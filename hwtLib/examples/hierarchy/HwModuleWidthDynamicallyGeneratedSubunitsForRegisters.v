==> flow/design.v <==
module ExtractedHwModule (
    input wire clk,
    input wire[7:0] i,
    output wire[7:0] r0,
    input wire sig_0
);
    reg[7:0] r0_0 = 8'h00;
    wire[7:0] r0_next;
    always @(posedge clk) begin: assig_process_r0
        if (sig_0)
            r0_0 <= 8'h00;
        else
            r0_0 <= r0_next;
    end
    assign r0 = r0_0;
    assign r0_next = i;
endmodule
module ExtractedHwModule_0 (
    input wire clk,
    output wire[7:0] r1,
    input wire sig_0,
    input wire[7:0] sig_uForR0_r0
);
    reg[7:0] r1_0 = 8'h00;
    wire[7:0] r1_next;
    always @(posedge clk) begin: assig_process_r1
        if (sig_0)
            r1_0 <= 8'h00;
        else
            r1_0 <= r1_next;
    end
    assign r1 = r1_0;
    assign r1_next = sig_uForR0_r0;
endmodule
module HwModuleWidthDynamicallyGeneratedSubunitsForRegisters (
    input wire clk,
    input wire[7:0] i,
    output wire[7:0] o,
    input wire rst_n
);
    wire sig_uForR0_clk;
    wire[7:0] sig_uForR0_i;
    wire[7:0] sig_uForR0_r0;
    reg sig_uForR0_sig_0;
    wire sig_uForR1_clk;
    wire[7:0] sig_uForR1_r1;
    reg sig_uForR1_sig_0;
    wire[7:0] sig_uForR1_sig_uForR0_r0;
    ExtractedHwModule uForR0_inst (
        .clk(sig_uForR0_clk),
        .i(sig_uForR0_i),
        .r0(sig_uForR0_r0),
        .sig_0(sig_uForR0_sig_0)
    );
    ExtractedHwModule_0 uForR1_inst (
        .clk(sig_uForR1_clk),
        .r1(sig_uForR1_r1),
        .sig_0(sig_uForR1_sig_0),
        .sig_uForR0_r0(sig_uForR1_sig_uForR0_r0)
    );
    assign o = sig_uForR1_r1;
    assign sig_uForR0_clk = clk;
    assign sig_uForR0_i = i;
    always @(rst_n) begin: assig_process_sig_uForR0_sig_0
        sig_uForR0_sig_0 = ~rst_n;
    end
    assign sig_uForR1_clk = clk;
    always @(rst_n) begin: assig_process_sig_uForR1_sig_0
        sig_uForR1_sig_0 = ~rst_n;
    end
    assign sig_uForR1_sig_uForR0_r0 = sig_uForR0_r0;
endmodule
# Tool chain data of HwModuleWidthDynamicallyGeneratedSubunitsForRegisters
# Tool output for the design above, in the order of the flow.
# Lines are those of the file above, counted from 1.
# Cell names lack the library's common part.
# Not given: -
# inputs
top	HwModuleWidthDynamicallyGeneratedSubunitsForRegisters
clock_port	clk
library	sky130hd
corner	tt_025C_1v80

# Elaborated design
# Yosys after proc, flatten, opt, wreduce and memory -nomap, before mapping. Enables and synchronous resets that opt folds into registers are not counted as muxes. Memory bits, and registers merged into a memory's read port (data or address), are not among the register bits. Print and check cells are not counted. Equal cells are merged and count once.
# bits
reg_bits	16
input_bits	10
out_inout_bits	8

# Logic depth
# Depth = most cells in a row (Yosys ltp): at word level without a register or memory, in the mapped netlist without a sequential cell, where the memories' decode and read muxes count.
# logic_depth
ltp_word	0
ABC_AREA	0
depth_mapped	2
mapped_depth_nobuf	1

# Mapped cells and area
# The flow's flattened synthesis, as Yosys stat reports it; memories are mapped. The netlist is that of the ABC_AREA named above (0 if unset); the other value can give another one.
# synth_totals
cell_count	33
area_um2	446.7
sequential_area_um2	320.3
ff_cells	16
# by_type
cell_type	n	type_area_um2
dfxtp_1	16	320.307
and2_2	12	90.086
and2_1	4	25.024
buf_6	1	11.261
# By module: a second synthesis without flattening, with its own total; a netlist apart from the flattened one above.
# unflattened
hier_cells	33
hier_area_um2	424.2
# Rows give one instance, submodules left out.
# modules
module	n_inst	n_cells	mod_area_um2	mod_seq_area_um2
ExtractedHwModule	1	16	210.2	160.2
ExtractedHwModule_0	1	16	210.2	160.2
HwModuleWidthDynamicallyGeneratedSubunitsForRegisters	1	1	3.8	0.0

# Timing after synthesis
# Source: OpenSTA report_checks on the synthesized netlist (no wires, ideal clock, input and output delay 20% of the period each), path of least setup slack; recovery checks are left aside. Register names are those of the netlist, which keeps one name where synthesis merged equal registers.
# synth_path
path_type	register -> register
from	register uForR0_inst.r0_0[4]
to	register uForR1_inst.r1_0[4]
period_ns	0.656
arrival_time_ns	0.434
slack_ns	0.106
path_delay_ns	0.550
stages	2
path_buffers	0
synth_period_reached_ns	0.55
# "path_delay_ns" = arrival - input delay + setup time.
# "stages" counts driving pins, that of a launching flip-flop among them; a cell with two outputs on the path counts twice.
# "synth_period_reached_ns" = period - worst setup slack (recovery checks aside). The figure is calculated, with input and output delays left at 20% of the set period.
# synth_between
path_cell_list	dfxtp_1 > and2_2
elab_chain_cells	0
cone_cells	0
# synth_rtl
element	line_no	source
from (decl)	7	reg[7:0] r0_0 = 8'h00;
from (assign)	11	r0_0 <= 8'h00;
from (assign)	13	r0_0 <= r0_next;
to (assign)	28	r1_0 <= 8'h00;
to (assign)	30	r1_0 <= r1_next;
to (decl)	24	reg[7:0] r1_0 = 8'h00;

# HwModuleWidthDynamicallyGeneratedSubunitsForRegisters through Yosys and OpenROAD on sky130hd: 2 stored runs, unordered, with their settings. The constraints put input and output delay at 20% of the set period each and load the outputs with 0.01 pF.
# A setting shown as n/a is not set for that run.
run	period_ns	CORE_UTILIZATION	PLACE_DENSITY_LB_ADDON	CELL_PAD_IN_SITES_DETAIL_PLACEMENT	TNS_END_PERCENT	MIN_ROUTING_LAYER	CAP_MARGIN	CORE_MARGIN	SLEW_MARGIN	ABC_AREA	GPL_TIMING_DRIVEN
job 1	0.422	64	0.04	2	80	met1	20	2	20	n/a	n/a
job 2	0.405	72	0.23	n/a	30	n/a	20	2	40	0	0
# Job 1: unfinished; error PDN-0185 in floorplanning
# Job 2: unfinished; error PDN-0185 in floorplanning
